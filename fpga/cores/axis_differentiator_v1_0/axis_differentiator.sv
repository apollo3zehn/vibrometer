==> flow/design.v <==
`timescale 1ns / 1ps
module axis_differentiator #
(
    parameter integer                       AXIS_TDATA_WIDTH    = 32
)
(
    input  wire                             aclk,
    input  wire                             aresetn,
    input  wire                             enable,
    input  wire                             S_AXIS_tvalid,
    input  wire [AXIS_TDATA_WIDTH-1:0]      S_AXIS_tdata,
    output wire                             S_AXIS_tready,
    input  wire                             M_AXIS_tready,
    output wire                             M_AXIS_tvalid,
    output wire [AXIS_TDATA_WIDTH-1:0]      M_AXIS_tdata
);
    genvar                                  i;
    logic  signed [AXIS_TDATA_WIDTH-1:0]    shift1,                 shift1_next;
    logic  signed [AXIS_TDATA_WIDTH-1:0]    shift2,                 shift2_next;
    logic  signed [AXIS_TDATA_WIDTH-1:0]    shift3,                 shift3_next;
    logic  signed [AXIS_TDATA_WIDTH-1:0]    result,                 result_next;
    logic  signed [AXIS_TDATA_WIDTH-1:0]    shift_register[4:0],    shift_register_next[4:0];
    wire   signed [AXIS_TDATA_WIDTH:0]      sum1;                    
    wire   signed [AXIS_TDATA_WIDTH:0]      sum2;                    
    assign sum1             = shift_register[4] - shift_register[0];
    assign sum2             = shift_register[1] - shift_register[3];    
    assign M_AXIS_tdata     = enable ? result : S_AXIS_tdata;
    assign M_AXIS_tvalid    = S_AXIS_tvalid;
    assign S_AXIS_tready    = aresetn;
    for (i = 0; i < 5 ; i = i + 1) begin
        always_ff @(posedge aclk) begin
            if (~aresetn)
                shift_register[i] <= 0;
            else
                shift_register[i] <= shift_register_next[i];
        end       
    end
    always_ff @(posedge aclk) begin
        if (~aresetn) begin
            shift1    <= 0;
            shift2    <= 0;
            shift3    <= 0;
            result    <= 0;
        end else begin
            shift1 <= shift1_next;
            shift2 <= shift2_next;
            shift3 <= shift3_next;
            result <= result_next;
        end
    end     
    for (i = 1; i < 5 ; i = i + 1) begin
        always_comb begin  
            if (S_AXIS_tvalid)
                shift_register_next[i] = shift_register[i - 1];
            else
                shift_register_next[i] = shift_register[i];
        end
    end
    always_comb begin 
        shift1_next                 = shift1;
        shift2_next                 = shift2;
        shift3_next                 = shift3;
        result_next                 = result;
        shift_register_next[0]      = shift_register[0];
        if (S_AXIS_tvalid) begin
            shift_register_next[0]  = S_AXIS_tdata;
            shift1_next             = sum1 >>> 3;
            shift2_next             = sum1 >>> 4;
            shift3_next             = sum2 >>> 5;
            result_next             = shift1 + shift2 + sum2 - shift3;
        end
    end
endmodule
From RTL to reports: axis_differentiator
Tool output for the design above, in the order of the flow.
Lines are those of the file above, counted from 1.
The mark - stands for no value.

design
  top = axis_differentiator
  clock = aclk
  cell library = sky130hd
  timing corner = tt_025C_1v80

Elaborated design
Yosys after proc, flatten, opt, wreduce and memory -nomap, before mapping. Enables and synchronous resets that opt folds into registers are not counted as muxes. Print and check cells are not counted. Equal cells are merged and count once.

bit counts
  register bits = 279
  input port bits = 37
  elaborated cells = 15

operators by class
  $add $sub $neg = 5
  muxes and demuxes = 1

operators with widths
  kind                                            number
  32-bit by 32-bit subtractor with 33-bit output  2
  31-bit by 32-bit adder with 32-bit output       1
  32-bit by 28-bit subtractor with 32-bit output  1
  32-bit 2-to-1 mux                               1
  30-bit by 29-bit adder with 31-bit output       1

Longest topological paths
Yosys ltp: most cells in a row. Word level: on the elaborated netlist, between registers, memories and ports. Mapped: between sequential cells and ports; inverters and the memories' decode and read muxes count.

depth
  depth in word-level cells = 3
  ABC_AREA = 0
  mapped depth = 23
  gate-level depth less buffers = 23

Mapped cells and area
The flow's flattened synthesis, as Yosys stat reports it; memories are mapped. The netlist is that of the ABC_AREA named above (0 if unset); the other value can give another one.
The area totals of this step are shown rounded.

cells by type
  type                       number
  sky130_fd_sc_hd__dfxtp_1   250
  sky130_fd_sc_hd__mux2i_1   202
  sky130_fd_sc_hd__fa_1      61
  sky130_fd_sc_hd__ha_1      95
  sky130_fd_sc_hd__nor2_1    259
  sky130_fd_sc_hd__inv_1     177
  sky130_fd_sc_hd__xnor2_1   45
  sky130_fd_sc_hd__a21oi_1   77
  sky130_fd_sc_hd__mux2_2    34
  sky130_fd_sc_hd__a21o_1    38
  sky130_fd_sc_hd__xor2_1    27
  sky130_fd_sc_hd__o21ai_0   46
  sky130_fd_sc_hd__nand2_1   59
  sky130_fd_sc_hd__clkbuf_1  54
  sky130_fd_sc_hd__o21bai_1  17
  sky130_fd_sc_hd__o21a_1    14
  sky130_fd_sc_hd__a22o_1    11
  sky130_fd_sc_hd__nand3_1   19

Not listed: further types 54, cells in them 193.

mapped netlist
  standard cells after synthesis = 1678
  cell area after synthesis = 15200 µm²
  sequential area = 5000 µm²
  mapped flip-flops = 250

Timing after synthesis
OpenSTA on the mapped netlist: ideal clock, no wires. The path of least setup slack (recovery checks aside). Input and output delay are each 20% of the period. Register names are those of the netlist, which keeps one name where synthesis merged equal registers.

path after synthesis
  kind = register to register
  start point = register shift_register[1][0]
  end point = register result[31]
  period = 5.31 ns
  setup time = 0.117 ns
  time at the first pin = 0.000 ns
  data arrival time = 4.920 ns
  data required time = 5.193 ns
  path slack = 0.273 ns
  path delay = 5.037 ns
  stages on the path = 24
  buffers on the path = 0
  period reached after synthesis = 5.037 ns

"path delay" is the arrival time less input delay plus setup time.
"stages on the path" counts driving pins, that of a launching flip-flop among them; a cell with two outputs on the path counts twice.
"period reached after synthesis" = period - worst setup slack (recovery checks aside). The figure is calculated, with input and output delays left at 20% of the set period.
Between the ends stands the longest chain of elaborated cells between them, by number of cells; it is not shown to be the way that was timed. Of several equally long chains one is given.
A line is the first line of the expression or statement that the cell stems from. Yosys adds cells for indexed reads and writes and turns some case tables into memories.

between the ends, after synthesis
  path through = sky130_fd_sc_hd__dfxtp_1 -> sky130_fd_sc_hd__inv_1 -> sky130_fd_sc_hd__ha_1 -> sky130_fd_sc_hd__inv_1 -> sky130_fd_sc_hd__fa_1 -> sky130_fd_sc_hd__a21o_1 -> sky130_fd_sc_hd__a21oi_1 -> sky130_fd_sc_hd__o21ai_1 -> sky130_fd_sc_hd__nand4_1 -> sky130_fd_sc_hd__a31oi_1 -> sky130_fd_sc_hd__o41a_1 -> sky130_fd_sc_hd__a21o_1 -> sky130_fd_sc_hd__xor2_1 -> sky130_fd_sc_hd__fa_1 -> sky130_fd_sc_hd__ha_1 -> sky130_fd_sc_hd__a21oi_1 -> sky130_fd_sc_hd__o21bai_1 -> sky130_fd_sc_hd__a21o_1 -> sky130_fd_sc_hd__a21o_1 -> sky130_fd_sc_hd__or4_1 -> sky130_fd_sc_hd__o21ba_2 -> sky130_fd_sc_hd__a311o_1 -> sky130_fd_sc_hd__xnor2_1 -> sky130_fd_sc_hd__o21ai_1
  cells in the longest elaborated chain = 3
  elaborated cells between the ends (all ways) = 3
  source lines of those cells = 2

ends and longest elaborated chain, after synthesis
  item                                            line  source
  start, declared                                 22    logic  signed [AXIS_TDATA_WIDTH-1:0]    shift_register[4:0],    shift_register_next[4:0];
  start, assigned                                 33    shift_register[i] <= 0;
  start, assigned                                 35    shift_register[i] <= shift_register_next[i];
  32-bit by 32-bit subtractor with 33-bit output  26    assign sum2             = shift_register[1] - shift_register[3];
  31-bit by 32-bit adder with 32-bit output       70    result_next             = shift1 + shift2 + sum2 - shift3;
  32-bit by 28-bit subtractor with 32-bit output  70
  end, assigned                                   43    result    <= 0;
  end, assigned                                   48    result <= result_next;
  end, declared                                   21    logic  signed [AXIS_TDATA_WIDTH-1:0]    result,                 result_next;

Worst path after layout
Path of least setup slack in the final report of job 1 (OpenROAD, finished layout, wires in). Where an end is a register, its clock arrival counts in the times.

path post-layout
  kind = register to register
  start point = register shift_register[1][0]
  end point = register result[31]
  period = 3.23 ns
  setup time = 0.07 ns
  time at the first pin = 0.57 ns
  data arrival time = 5.47 ns
  data required time = 3.77 ns
  path slack = -1.70 ns
  stages on the path = 24
  buffers on the path = 0

Between the ends stands the longest chain of elaborated cells between them, by number of cells; it is not shown to be the way that was timed. Of several equally long chains one is given.

between the ends, post-layout
  path through = sky130_fd_sc_hd__dfxtp_2 -> sky130_fd_sc_hd__inv_2 -> sky130_fd_sc_hd__ha_4 -> sky130_fd_sc_hd__inv_2 -> sky130_fd_sc_hd__fa_2 -> sky130_fd_sc_hd__a21o_1 -> sky130_fd_sc_hd__a21oi_4 -> sky130_fd_sc_hd__o21ai_2 -> sky130_fd_sc_hd__nand4_1 -> sky130_fd_sc_hd__a31oi_2 -> sky130_fd_sc_hd__o41a_1 -> sky130_fd_sc_hd__a21o_1 -> sky130_fd_sc_hd__xor2_2 -> sky130_fd_sc_hd__fa_1 -> sky130_fd_sc_hd__ha_4 -> sky130_fd_sc_hd__a21oi_2 -> sky130_fd_sc_hd__o21bai_1 -> sky130_fd_sc_hd__a21o_1 -> sky130_fd_sc_hd__a21o_1 -> sky130_fd_sc_hd__or4_4 -> sky130_fd_sc_hd__o21ba_4 -> sky130_fd_sc_hd__a311o_1 -> sky130_fd_sc_hd__xnor2_1 -> sky130_fd_sc_hd__o21ai_1
  cells in the longest elaborated chain = 3
  elaborated cells between the ends (all ways) = 3
  source lines of those cells = 2

ends and longest elaborated chain, post-layout
  item                                            line  source
  start, declared                                 22    logic  signed [AXIS_TDATA_WIDTH-1:0]    shift_register[4:0],    shift_register_next[4:0];
  start, assigned                                 33    shift_register[i] <= 0;
  start, assigned                                 35    shift_register[i] <= shift_register_next[i];
  32-bit by 32-bit subtractor with 33-bit output  26    assign sum2             = shift_register[1] - shift_register[3];
  31-bit by 32-bit adder with 32-bit output       70    result_next             = shift1 + shift2 + sum2 - shift3;
  32-bit by 28-bit subtractor with 32-bit output  70
  end, assigned                                   43    result    <= 0;
  end, assigned                                   48    result <= result_next;
  end, declared                                   21    logic  signed [AXIS_TDATA_WIDTH-1:0]    result,                 result_next;

Data sheet: physical implementation of axis_differentiator

Flow measurements of axis_differentiator on sky130hd: 2 stored runs with different settings, listed in no order. Input and output delays are each 20% of the period that was set; the output load is 0.01 pF.
"achieved clock period": clock period set for the run, less the worst setup slack. It is reckoned from that one timing run; input and output delays stay at 20% of the period that was set.
"power" is the tool's figure for a default switching activity; nothing was simulated.
Results are given in rounded form.

Job 1
==> flow/run.sh <==
#!/bin/bash
# the make line also repeats the synthesis and layout settings of config.mk as NAME=value (left out here)
make -C /OpenROAD-flow-scripts/flow DESIGN_CONFIG=/design/flow/config.mk WORK_HOME=/design/flow/orfs CLKGATE_MAP_FILE= finish
==> flow/config.mk <==
export PLATFORM = sky130hd
export DESIGN_NAME = axis_differentiator
export DESIGN_NICKNAME = axis_differentiator
export VERILOG_FILES = /design/flow/design.v
export SDC_FILE = /design/flow/constraint.sdc
export NUM_CORES = 4
export LEC_CHECK = 0
export CAP_MARGIN = 25
export CORE_MARGIN = 2
export CORE_UTILIZATION = 50
export CTS_CLUSTER_DIAMETER = 346
export CTS_CLUSTER_SIZE = 89
export MIN_ROUTING_LAYER = met1
export PLACE_DENSITY_LB_ADDON = 0.15
export SLEW_MARGIN = 40
export TNS_END_PERCENT = 40
==> flow/constraint.sdc <==
create_clock -name core_clock -period 3.23 [get_ports {aclk}]
set_input_delay 0.6460 -clock core_clock [delete_from_list [all_inputs] [get_ports {aclk}]]
set_output_delay 0.6460 -clock core_clock [all_outputs]
set_load 0.01 [all_outputs]

==> results of job 1 <==
chip area after synthesis (Yosys): 15200 µm²
die area: 31900 µm²
utilization: 64.9%
worst setup slack after layout: -1.70 ns
total negative slack: -29.6 ns
worst hold slack: 0.473 ns
power: 0.0139 W
achieved clock period: 4.931 ns

Job 2
==> flow/run.sh <==
#!/bin/bash
# the make line also repeats the synthesis and layout settings of config.mk as NAME=value (left out here)
make -C /OpenROAD-flow-scripts/flow DESIGN_CONFIG=/design/flow/config.mk WORK_HOME=/design/flow/orfs CLKGATE_MAP_FILE= finish
==> flow/config.mk <==
export PLATFORM = sky130hd
export DESIGN_NAME = axis_differentiator
export DESIGN_NICKNAME = axis_differentiator
export VERILOG_FILES = /design/flow/design.v
export SDC_FILE = /design/flow/constraint.sdc
export NUM_CORES = 4
export LEC_CHECK = 0
export CAP_MARGIN = 20
export CORE_ASPECT_RATIO = 0.67
export CORE_MARGIN = 10
export CORE_UTILIZATION = 64
export GPL_ROUTABILITY_DRIVEN = 1
export GPL_TIMING_DRIVEN = 1
export MIN_ROUTING_LAYER = met1
export PLACE_DENSITY = 0.93
export SLEW_MARGIN = 15
export TNS_END_PERCENT = 5
==> flow/constraint.sdc <==
create_clock -name core_clock -period 8.67 [get_ports {aclk}]
set_input_delay 1.7340 -clock core_clock [delete_from_list [all_inputs] [get_ports {aclk}]]
set_output_delay 1.7340 -clock core_clock [all_outputs]
set_load 0.01 [all_outputs]

==> results of job 2 <==
chip area after synthesis (Yosys): 15200 µm²
die area: 30500 µm²
utilization: 71.9%
worst setup slack after layout: 2.86 ns
total negative slack: 0.000 ns
worst hold slack: 0.464 ns
power: 0.00469 W
achieved clock period: 5.809 ns
