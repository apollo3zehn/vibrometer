==> flow/design.v <==
`timescale 1ns / 1ps
module axis_complex_averager #
(
    parameter integer                       AXIS_TDATA_WIDTH    = 32,
    parameter integer                       BRAM_DATA_WIDTH     = 64,
    parameter integer                       BRAM_ADDR_WIDTH     = 32
)
(
    input  wire                             aclk,
    input  wire                             aresetn,
    input  wire [4:0]                       log_count,
    input  wire [AXIS_TDATA_WIDTH-1:0]      S_AXIS_tdata,
    input  wire                             S_AXIS_tvalid,
    output wire                             S_AXIS_tready,
    input  wire                             M_AXIS_tready,
    output wire [AXIS_TDATA_WIDTH-1:0]      M_AXIS_tdata,
    output wire                             M_AXIS_tvalid,
    output wire                             M_AXIS_tlast,
    output wire [BRAM_ADDR_WIDTH-1:0]       bram_porta_addr,
    output wire                             bram_porta_clk,
    output wire [BRAM_DATA_WIDTH-1:0]       bram_porta_wrdata,
    output wire                             bram_porta_we,
    output wire [BRAM_ADDR_WIDTH-1:0]       bram_portb_addr,
    output wire                             bram_portb_clk,
    output wire                             bram_portb_en,
    input  wire [BRAM_DATA_WIDTH-1:0]       bram_portb_rddata
);
    function [(AXIS_TDATA_WIDTH/2)-1:0] truncate(input [(BRAM_DATA_WIDTH/2)-1:0] val32);
        truncate = val32[(AXIS_TDATA_WIDTH/2)-1:0];
    endfunction
    genvar                                  i;
    localparam                              SIGN_EXTENSION      = (BRAM_DATA_WIDTH - AXIS_TDATA_WIDTH) / 2;
    localparam                              first               = 1'b0, 
                                            measure             = 1'b1;
    logic  [7:0]                            avg_count,          avg_count_next;
    logic                                   state,              state_next;
    logic  [BRAM_ADDR_WIDTH-1:0]            a_addr,             a_addr_next;
    logic  [BRAM_ADDR_WIDTH-1:0]            b_addr,             b_addr_next;
    logic                                   t_last,             t_last_next;
    wire   [(BRAM_DATA_WIDTH/2)-1:0]        s_real;
    wire   [(BRAM_DATA_WIDTH/2)-1:0]        s_imag;
    wire   [(BRAM_DATA_WIDTH/2)-1:0]        b_real;
    wire   [(BRAM_DATA_WIDTH/2)-1:0]        b_imag;
    wire   [31:0]                           max_count;
    wire                                    write_enable;
    assign max_count                        = 1 << log_count;
    assign write_enable                     = M_AXIS_tready && S_AXIS_tvalid && aresetn;
    assign s_real                           = {{SIGN_EXTENSION{S_AXIS_tdata[(AXIS_TDATA_WIDTH/2)-1]}}, S_AXIS_tdata[(AXIS_TDATA_WIDTH/2)-1:0]};
    assign s_imag                           = {{SIGN_EXTENSION{S_AXIS_tdata[AXIS_TDATA_WIDTH-1]}}, S_AXIS_tdata[AXIS_TDATA_WIDTH-1:AXIS_TDATA_WIDTH/2]};
    assign b_real                           = bram_portb_rddata[(BRAM_DATA_WIDTH/2)-1:0];
    assign b_imag                           = bram_portb_rddata[BRAM_DATA_WIDTH-1:BRAM_DATA_WIDTH/2];
    assign S_AXIS_tready                    = write_enable;
    assign M_AXIS_tvalid                    = S_AXIS_tvalid && state == first && aresetn;
    assign M_AXIS_tdata                     = {truncate($signed(b_imag) >>> log_count), truncate($signed(b_real) >>> log_count)};
    assign M_AXIS_tlast                     = t_last;
    assign bram_porta_addr                  = a_addr;
    assign bram_porta_clk                   = aclk;
    assign bram_porta_wrdata                = state == first ? {s_imag, s_real} : {b_imag + s_imag, b_real + s_real};
    assign bram_porta_we                    = write_enable;
    assign bram_portb_addr                  = b_addr;
    assign bram_portb_clk                   = aclk;
    assign bram_portb_en                    = write_enable;
    always_ff @(posedge aclk) begin
        if (~aresetn) begin
            avg_count           <= 0;
            state               <= first;
            a_addr              <= 0;
            b_addr              <= 2;
            t_last              <= 0;
        end else begin
            avg_count           <= avg_count_next;
            state               <= state_next;
            a_addr              <= a_addr_next;
            b_addr              <= b_addr_next;
            t_last              <= t_last_next;
        end
    end
    always_comb begin 
        avg_count_next          = avg_count;
        state_next              = state;
        a_addr_next             = a_addr;
        b_addr_next             = b_addr;
        t_last_next             = 0;
        if (write_enable) begin
            a_addr_next         = a_addr + 1;
            b_addr_next         = b_addr + 1;
        end
        if (write_enable && &a_addr) begin
            if (avg_count >= max_count - 1) begin
                avg_count_next  = 0;
                state_next      = first;
            end else begin
                avg_count_next  = avg_count + 1;
                state_next      = measure;
            end
        end
        if (state == first && &a_addr_next) begin
            t_last_next = 1'b1;
        end
    end
endmodule
==> Tool chain data of axis_complex_averager <==
Tool output for the design above, in the order of the flow.
Line numbers count from 1 in the design file above.
Operators carry their Yosys type and port widths (W data, S select, Z words).
Library cell names are shortened.
{ "setup": {"top_module": "axis_complex_averager", "clk_port": "aclk", "library": "sky130hd", "lib_corner": "tt_025C_1v80"} }

==> After elaboration <==
Source: Yosys, flattened and elaborated, memories not mapped. Widths are those after wreduce; folded enables and synchronous resets count as part of the registers. Registers that Yosys merges into a memory's read port (data or address) are not register bits. Print and check cells do not count. Equal cells are merged and count once.
{ "word_totals": {"register_bits": 74, "input_bits": 105, "out_inout_bits": 167, "elab_cells": 29} }
{ "classes": {"add_sub_neg": 6, "cmp": 1, "shifts": 3, "n_mux": 5, "logic": 1, "reduce_and_logical": 8} }
{ "ops": {"columns": ["op", "count"], "rows": [
  ["$add A32 B1 Y32 const B", 2],
  ["$add A32 B32 Y32", 2],
  ["$sshr A32 B5 Y16", 2],
  ["$reduce_and A32 Y1", 2],
  ["$mux W64", 1],
  ["$shl A2 B5 Y32 const A", 1],
  ["$sub A32 B1 Y32 const B", 1],
  ["$ge A8 B32 Y1", 1],
  ["$mux W32", 1],
  ["$add A8 B1 Y8 const B", 1],
  ["$mux W8", 1],
  ["$logic_and A1 B1 Y1", 6],
  ["$mux W1", 2],
  ["$not A1 Y1", 1]
]} }

==> Depth <==
Longest topological path by Yosys (ltp), each cell counted once; first at word level (registers and memories cut), then after technology mapping (sequential cells cut; the memories' decode and read muxes count).
{ "logic_depth": {"ltp_word": 6, "abc_area": 0, "ltp_mapped": 17, "mapped_depth_nobuf": 14} }

==> Mapped cells and area <==
Source: synth_stat.txt of the flow (Yosys; design flattened, memories mapped). It holds for the ABC_AREA given above (unset counts as 0); a run with the other value may have another netlist.
Totals and module areas in this step are rounded.
{ "synth_totals": {"cells": 1289, "yosys_area_um2": 10600, "sequential_area_um2": 1480, "flip_flops": 74, "n_buf": 75} }
{ "by_type": {"columns": ["cell_type", "count", "area_total_um2"], "rows": [
  ["dfxtp_1", 74, 1.48E+03],
  ["mux4_2", 52, 1.17E+03],
  ["ha_1", 74, 925.888],
  ["mux2_2", 68, 765.734],
  ["xnor2_1", 80, 700.672],
  ["nand2_1", 116, 435.418],
  ["mux2i_1", 43, 430.413],
  ["a21o_1", 52, 390.374],
  ["o21ai_0", 77, 385.37],
  ["a21oi_1", 76, 380.365],
  ["and2_1", 54, 337.824],
  ["nor2_1", 84, 315.302],
  ["xor2_1", 32, 280.269],
  ["nand3_1", 49, 245.235],
  ["clkbuf_1", 48, 180.173],
  ["o21bai_1", 20, 150.144],
  ["nand4_1", 23, 143.888],
  ["nor2b_1", 20, 125.12]
]} }
Not listed: further types 57, cells in them 247.

Add stored flow runs of axis_complex_averager

axis_complex_averager through Yosys and OpenROAD on sky130hd: 2 stored runs, unordered, with their settings and measured results. The constraints put input and output delay at 20% of the set period each and load the outputs with 0.01 pF.
"achieved_clock_period_ps" is the run's clock period less its worst setup slack. It is reckoned from that one timing run; input and output delays stay at 20% of the period that was set.
"worstPathTime_ps" = time allowed to the worst setup path (clock period - input delay - output delay, where it has them) - its slack; a late launch clock adds to it, a late capture clock takes from it.
By "power.total_mw" is meant OpenSTA's value without simulated activity: inputs other than the clock are taken to toggle once in ten clock periods, and the tool carries that through the logic.
"worstPathTime_ps" is known to 10 ps.
Values from the reports are rounded here.

Run A
==> flow/run.sh <==
#!/bin/bash
# the make line also repeats the synthesis and layout settings of config.mk as NAME=value (left out here)
make -C /OpenROAD-flow-scripts/flow DESIGN_CONFIG=/design/flow/config.mk WORK_HOME=/design/flow/orfs CLKGATE_MAP_FILE= finish
==> flow/config.mk <==
export PLATFORM = sky130hd
export DESIGN_NAME = axis_complex_averager
export DESIGN_NICKNAME = axis_complex_averager
export VERILOG_FILES = /design/flow/design.v
export SDC_FILE = /design/flow/constraint.sdc
export NUM_CORES = 4
export LEC_CHECK = 0
export CAP_MARGIN = 15
export CORE_ASPECT_RATIO = 1.97
export CORE_MARGIN = 3
export CORE_UTILIZATION = 26
export CTS_CLUSTER_DIAMETER = 147
export CTS_CLUSTER_SIZE = 25
export GPL_ROUTABILITY_DRIVEN = 1
export MIN_ROUTING_LAYER = met2
export SLEW_MARGIN = 20
export TNS_END_PERCENT = 85
==> flow/constraint.sdc <==
create_clock -name core_clock -period 2.57 [get_ports {aclk}]
set_input_delay 0.5140 -clock core_clock [delete_from_list [all_inputs] [get_ports {aclk}]]
set_output_delay 0.5140 -clock core_clock [all_outputs]
set_load 0.01 [all_outputs]

==> results of run A, as JSON <==
{
  "synthesis_area_um2": 10600,
  "design_die_area_um2": 43300,
  "final_stdcell_area_um2": 19600,
  "post_route_util_frac": 0.489,
  "setup_worst_slack_ps": -1010,
  "tns_setup_ps": -46300,
  "hold_worst_slack_ps": 514,
  "power.total_mw": 6.35,
  "achieved_clock_period_ps": 3585,
  "worstPathTime_ps": 2560,
  "path_kind": "in2out"
}

Run B
==> flow/run.sh <==
#!/bin/bash
# the make line also repeats the synthesis and layout settings of config.mk as NAME=value (left out here)
make -C /OpenROAD-flow-scripts/flow DESIGN_CONFIG=/design/flow/config.mk WORK_HOME=/design/flow/orfs CLKGATE_MAP_FILE= finish
==> flow/config.mk <==
export PLATFORM = sky130hd
export DESIGN_NAME = axis_complex_averager
export DESIGN_NICKNAME = axis_complex_averager
export VERILOG_FILES = /design/flow/design.v
export SDC_FILE = /design/flow/constraint.sdc
export NUM_CORES = 4
export LEC_CHECK = 0
export ABC_AREA = 0
export CAP_MARGIN = 15
export CELL_PAD_IN_SITES_DETAIL_PLACEMENT = 1
export CORE_MARGIN = 2
export CORE_UTILIZATION = 66
export MAX_ROUTING_LAYER = met5
export MIN_ROUTING_LAYER = met1
export PLACE_DENSITY_LB_ADDON = 0.09
export SETUP_SLACK_MARGIN = -0.52
export SLEW_MARGIN = 20
==> flow/constraint.sdc <==
create_clock -name core_clock -period 7.02 [get_ports {aclk}]
set_input_delay 1.4040 -clock core_clock [delete_from_list [all_inputs] [get_ports {aclk}]]
set_output_delay 1.4040 -clock core_clock [all_outputs]
set_load 0.01 [all_outputs]

==> results of run B, as JSON <==
{
  "outcome": "unfinished; error DPL-0033 in placement"
}
