==> flow/design.v <==
`timescale 1ns / 1ps
module sync_manager #
(
    parameter integer                       MM_ADDR_WIDTH       = 32,
    parameter integer                       DATA_WIDTH          = 32
)
(
    input  wire                             aclk,
    input  wire                             aresetn,
    output wire [3:0]                       combination,
    input  wire                             request,
    input  wire [4:0]                       log_length,
    input  wire [MM_ADDR_WIDTH-1:0]         base_address,
    input  wire                             reading,
    input  wire                             writing,
    output wire [MM_ADDR_WIDTH-1:0]         read_buffer,
    output wire [MM_ADDR_WIDTH-1:0]         write_buffer
);
    function [MM_ADDR_WIDTH-1:0] buffer_to_factor (input [3:0] value);
        begin
            if (value[0])
                buffer_to_factor = 0;
            else if (value[1])
                buffer_to_factor = 1;
            else if (value[2])
                buffer_to_factor = 2;
            else
                buffer_to_factor = 3;
        end
    endfunction
    localparam                              buffer_1            = 4'b0001, 
                                            buffer_2            = 4'b0010,
                                            buffer_3            = 4'b0100,
                                            buffer_4            = 4'b1000;
    logic  [3:0]                            state_read,         state_read_next;
    logic  [3:0]                            state_ready,        state_ready_next;
    logic  [3:0]                            state_lock,         state_lock_next;
    logic  [3:0]                            state_write,        state_write_next;
    logic  [MM_ADDR_WIDTH-1:0]              read_count,         read_count_next;
    logic  [MM_ADDR_WIDTH-1:0]              write_count,        write_count_next;
    logic                                   lock,               lock_next;
    logic  [MM_ADDR_WIDTH-1:0]              write_factor,       write_factor_next;
    logic  [31:0]                           write_buffer_tmp,   write_buffer_tmp_next;
    wire   [31:0]                           length;
    assign combination                      = state_read | state_ready | state_lock | state_write;
    assign length                           = 1 << log_length;
    assign read_buffer                      = base_address + ((buffer_to_factor(state_read) * (DATA_WIDTH / 8)) << log_length);
    assign write_buffer                     = write_buffer_tmp + ((write_factor * (DATA_WIDTH / 8)) << log_length);
    always_ff @(posedge aclk) begin
        if (~aresetn) begin
            state_read          <= buffer_1;
            state_ready         <= buffer_2;
            state_lock          <= buffer_3;
            state_write         <= buffer_3;
            read_count          <= 0;
            write_count         <= 0;
            lock                <= 0;
            write_factor        <= 0;
            write_buffer_tmp    <= 0;
        end else begin
            state_read          <= state_read_next;
            state_ready         <= state_ready_next;
            state_lock          <= state_lock_next;
            state_write         <= state_write_next;
            read_count          <= read_count_next;
            write_count         <= write_count_next;
            lock                <= lock_next;
            write_factor        <= write_factor_next;
            write_buffer_tmp    <= write_buffer_tmp_next;
        end
    end
    always_comb begin 
        lock_next               = request;
        read_count_next         = read_count;
        write_count_next        = write_count;
        state_read_next         = state_read;
        state_ready_next        = state_ready;
        state_lock_next         = state_lock;
        state_write_next        = state_write;
        if (reading) begin
            if (read_count + 1 >= length) begin
                read_count_next     = 0;
                if (combination[0] == 1'b0)
                    state_write_next = buffer_1;
                else if (combination[1] == 1'b0)
                    state_write_next = buffer_2;
                else if (combination[2] == 1'b0)
                    state_write_next = buffer_3;
                else if (combination[3] == 1'b0)
                    state_write_next = buffer_4;
                else begin
                    state_write_next = state_ready;
                    state_ready_next = state_read;
                end
            end else begin
                read_count_next = read_count + 1;
            end
        end
        write_factor_next       = buffer_to_factor(state_write_next);
        write_buffer_tmp_next   = base_address + read_count_next * (DATA_WIDTH / 8);
        if (writing) begin
            if (write_count + 1 >= length) begin
                write_count_next    = 0;
                state_lock_next     = state_write;
                state_ready_next    = state_lock;
            end else begin
                write_count_next    = write_count + 1;
            end
        end
        if (request) begin
            if (~lock) begin
                state_read_next = state_ready_next;
            end
        end
    end
endmodule
# Step by step through the tools: sync_manager
# The steps from the RTL of sync_manager to its reports follow in flow order.
# Line numbers count from 1 in the design file above.
# Operators: Yosys type, input widths -> output width; for muxes data width and select width s.
# Library cell names are shortened.
# A cell with - has no value.
# design
top	sync_manager
clk_port	aclk
library	sky130hd
corner	tt_025C_1v80

# Elaborated design
# Source: Yosys, flattened and elaborated, memories not mapped. Widths are those after wreduce. Registers that Yosys merges into a memory's read port (data or address) are not register bits. Print and check cells do not count. Equal cells are merged and count once.
# op_classes
add_sub_neg	5
cmp	2
shift	3
mux	22
n_logic	5
reduce_logical	5
# ops
op	count
$add 32x32->32	3
$add 32x1->32 const B	2
$ge 32x32->1	2
$mux 32	2
$mux 4	12
$shl 2x5->32 const A	1
$shl 32x5->32	1
$shl 4x5->32	1
$mux 30	1
$or 4x4->4	3
$reduce_and 2->1	3
$mux 3	2
$mux 2	2
$reduce_or 3->1	1
$mux 1	3
$not 1->1	2
$reduce_or 2->1	1
# word_totals
regBits	115
input_bits	42
out_inout_bits	68
word_cells	54

# Depth
# Depth = most cells in a row (Yosys ltp): at word level without a register or memory, in the mapped netlist without a sequential cell, where the memories' decode and read muxes count.
# depth
word_depth	11
abc_area	0
ltp_mapped	30
ltp_nobuf	27

# Mapped cells and area
# Yosys stat after the flow's synthesis: flattened, memories mapped to cells. It holds for the ABC_AREA given above (unset counts as 0); a run with the other value may have another netlist.
# synth_totals
cells	1578
yosys_area_um2	11910.2
seq_area_um2	2302.2
flip_flops	115
buffers	67
# by_type
cell_type	count	type_area_um2
dfxtp_1	115	2.3E+03
ha_1	153	1.91E+03
xnor2_1	88	770.739
nor2_1	169	634.358
nand2_1	149	559.286
a21oi_1	109	545.523
a21o_1	53	397.882
o21ai_0	77	385.37
xor2_1	42	367.853
and2_1	53	331.568
nand3_1	61	305.293
nand2b_1	40	250.24
clkbuf_1	54	202.694
o21a_1	22	165.158
and3_1	26	162.656
nand4_1	26	162.656
nor2b_1	24	150.144
mux2i_1	14	140.134
# Other cell types: 63; their cells: 303.

# Path before layout
# Source: OpenSTA report_checks on the synthesized netlist (no wires, ideal clock, input and output delay 20% of the period each), path of least setup slack; recovery checks are left aside. Register names are those of the netlist, which keeps one name where synthesis merged equal registers.
# synth_timing
path_kind	input to output
startpoint	in log_length[0]
endpoint	out read_buffer[31]
period_ns	11.7
input_delay_ns	2.340
out_delay_ns	2.340
launch_ns	2.340
arrival_ns	5.708
required_ns	9.360
slack_ns	3.652
delay_ns	3.368
stages	17
n_path_buf	2
period_less_setup_slack_ns	8.048
# "delay_ns" = arrival - input delay + setup time.
# At an output port there is no setup time.
# "stages": output pins that drive a net of the path, with the launching flip-flop's if there is one; two outputs of one cell count as two.
# "period_less_setup_slack_ns" = period - worst setup slack (recovery checks aside). The figure is calculated, with input and output delays left at 20% of the set period.
# The rows between start and end are the longest chain of elaborated cells between them; the timing report does not say that the signal goes this way. Where chains are equally long, one stands for them.
# Each line given opens the expression or statement behind the cell; cells for indexed reads and writes are added by Yosys, which also makes memories of some case tables.
# synth_between
path_cell_list	clkbuf_1 clkbuf_1 nor3b_1 a21oi_1 nor2_1 nand2_1 nor2_1 ha_1 a2111oi_0 o21ai_1 a41oi_1 o211ai_1 o21ai_1 a21oi_1 o41ai_2 mux2i_1 a2111oi_2
elab_chain_cells	2
cells_between	2
cone_lines	1
cone_classes	add/sub (1); shift (1)
# synth_rtl
element	line	text
start: declaration	12	input  wire [4:0]                       log_length,
$shl 32x5->32	47	assign read_buffer                      = base_address + ((buffer_to_factor(state_read) * (DATA_WIDTH / 8)) << ...
$add 32x32->32	47
end: declaration	16	output wire [MM_ADDR_WIDTH-1:0]         read_buffer,

# Worst path after layout
# Path of least setup slack in the final report of run A (OpenROAD, finished layout, wires in). Where an end is a register, its clock arrival counts in the times.
# layout_timing
path_kind	input to register
startpoint	in log_length[3]
endpoint	reg write_buffer_tmp[31]
period_ns	6.53
input_delay_ns	1.31
setup_ns	0.11
launch_ns	1.31
arrival_ns	6.82
required_ns	6.86
slack_ns	0.04
stages	26
n_path_buf	7
# The rows between start and end are the longest chain of elaborated cells between them; the timing report does not say that the signal goes this way. Where chains are equally long, one stands for them.
# layout_between
path_cell_list	clkdlybuf4s50_1 buf_4 buf_4 buf_4 nor2_2 nand2_1 ha_1 and4_1 a221oi_2 o221ai_2 a21o_1 buf_4 or2_2 o31ai_2 buf_4 ha_1 a21o_1 a21o_1 o211a_1 o211a_4 a2111o_1 and3_1 nor3_2 buf_4 o21ai_0 mux2i_1
elab_chain_cells	5
cells_between	5
cone_lines	4
cone_classes	add/sub (1); compare (1); shift (1); mux (2)
# layout_rtl
element	line	text
start: declaration	12	input  wire [4:0]                       log_length,
$shl 2x5->32	46	assign length                           = 1 << log_length;
$ge 32x32->1	81	if (read_count + 1 >= length) begin
$mux 32	81
$mux 30	80	if (reading) begin
$add 32x32->32	100	write_buffer_tmp_next   = base_address + read_count_next * (DATA_WIDTH / 8);
end: assignment	59	write_buffer_tmp    <= 0;
end: assignment	69	write_buffer_tmp    <= write_buffer_tmp_next;
end: declaration	43	logic  [31:0]                           write_buffer_tmp,   write_buffer_tmp_next;
# Nets of the timed path that keep an RTL name, with a line that drives or declares them; the list need not be complete.
# layout_named_nets
net	line
read_count_next[3]	80

Memo
Re: implementation data of sync_manager

Record of 2 stored runs of the RTL-to-layout flow on sync_manager, platform sky130hd. The runs are unordered. Constraints: input delay and output delay 20% of the set period each, output load 0.01 pF.
"achieved_period_ns" means the clock period less the worst setup slack. The figure is calculated, with input and output delays left at 20% of the set period.
"power.total_w": no workload was simulated; the value follows from the tool's default switching activity.

Run A, flow files:
==> flow/run.sh <==
#!/bin/bash
# the make line also repeats the synthesis and layout settings of config.mk as NAME=value (left out here)
make -C /OpenROAD-flow-scripts/flow DESIGN_CONFIG=/design/flow/config.mk WORK_HOME=/design/flow/orfs CLKGATE_MAP_FILE= finish
==> flow/config.mk <==
export PLATFORM = sky130hd
export DESIGN_NAME = sync_manager
export DESIGN_NICKNAME = sync_manager
export VERILOG_FILES = /design/flow/design.v
export SDC_FILE = /design/flow/constraint.sdc
export NUM_CORES = 4
export LEC_CHECK = 0
export CAP_MARGIN = 20
export CELL_PAD_IN_SITES_GLOBAL_PLACEMENT = 0
export CORE_MARGIN = 7
export CORE_UTILIZATION = 21
export CTS_CLUSTER_DIAMETER = 290
export CTS_CLUSTER_SIZE = 55
export HOLD_SLACK_MARGIN = -0.02
export MIN_ROUTING_LAYER = met1
export SLEW_MARGIN = 20
export TNS_END_PERCENT = 10
==> flow/constraint.sdc <==
create_clock -name core_clock -period 6.53 [get_ports {aclk}]
set_input_delay 1.3060 -clock core_clock [delete_from_list [all_inputs] [get_ports {aclk}]]
set_output_delay 1.3060 -clock core_clock [all_outputs]
set_load 0.01 [all_outputs]

==> results of run A, as CSV <==
result,value
stdcell_area_um2,17340.4
design_die_area_um2,63579.6
setup_ws_ns,0.038
setupTns_ns,0.000
power.total_w,0.002475
yosys_chip_area_um2,11910.2
layout_utilization_pct,30.9
achieved_period_ns,6.492
final_hold_ws_ns,0.471

Run B, flow files:
==> flow/run.sh <==
#!/bin/bash
# the make line also repeats the synthesis and layout settings of config.mk as NAME=value (left out here)
make -C /OpenROAD-flow-scripts/flow DESIGN_CONFIG=/design/flow/config.mk WORK_HOME=/design/flow/orfs CLKGATE_MAP_FILE= finish
==> flow/config.mk <==
export PLATFORM = sky130hd
export DESIGN_NAME = sync_manager
export DESIGN_NICKNAME = sync_manager
export VERILOG_FILES = /design/flow/design.v
export SDC_FILE = /design/flow/constraint.sdc
export NUM_CORES = 4
export LEC_CHECK = 0
export CAP_MARGIN = 20
export CELL_PAD_IN_SITES_DETAIL_PLACEMENT = 0
export CORE_MARGIN = 10
export CORE_UTILIZATION = 22
export GPL_ROUTABILITY_DRIVEN = 0
export HOLD_SLACK_MARGIN = 0.26
export MAX_ROUTING_LAYER = met4
export MIN_ROUTING_LAYER = met2
export PLACE_DENSITY = 0.66
export SETUP_SLACK_MARGIN = 0.9
export SLEW_MARGIN = 20
export TNS_END_PERCENT = 45
==> flow/constraint.sdc <==
create_clock -name core_clock -period 6.89 [get_ports {aclk}]
set_input_delay 1.3780 -clock core_clock [delete_from_list [all_inputs] [get_ports {aclk}]]
set_output_delay 1.3780 -clock core_clock [all_outputs]
set_load 0.01 [all_outputs]

==> results of run B, as CSV <==
result,value
stdcell_area_um2,17738.3
design_die_area_um2,63844.7
setup_ws_ns,0.568
setupTns_ns,0.000
power.total_w,0.002481
yosys_chip_area_um2,11910.2
layout_utilization_pct,33.0
achieved_period_ns,6.322
final_hold_ws_ns,0.473
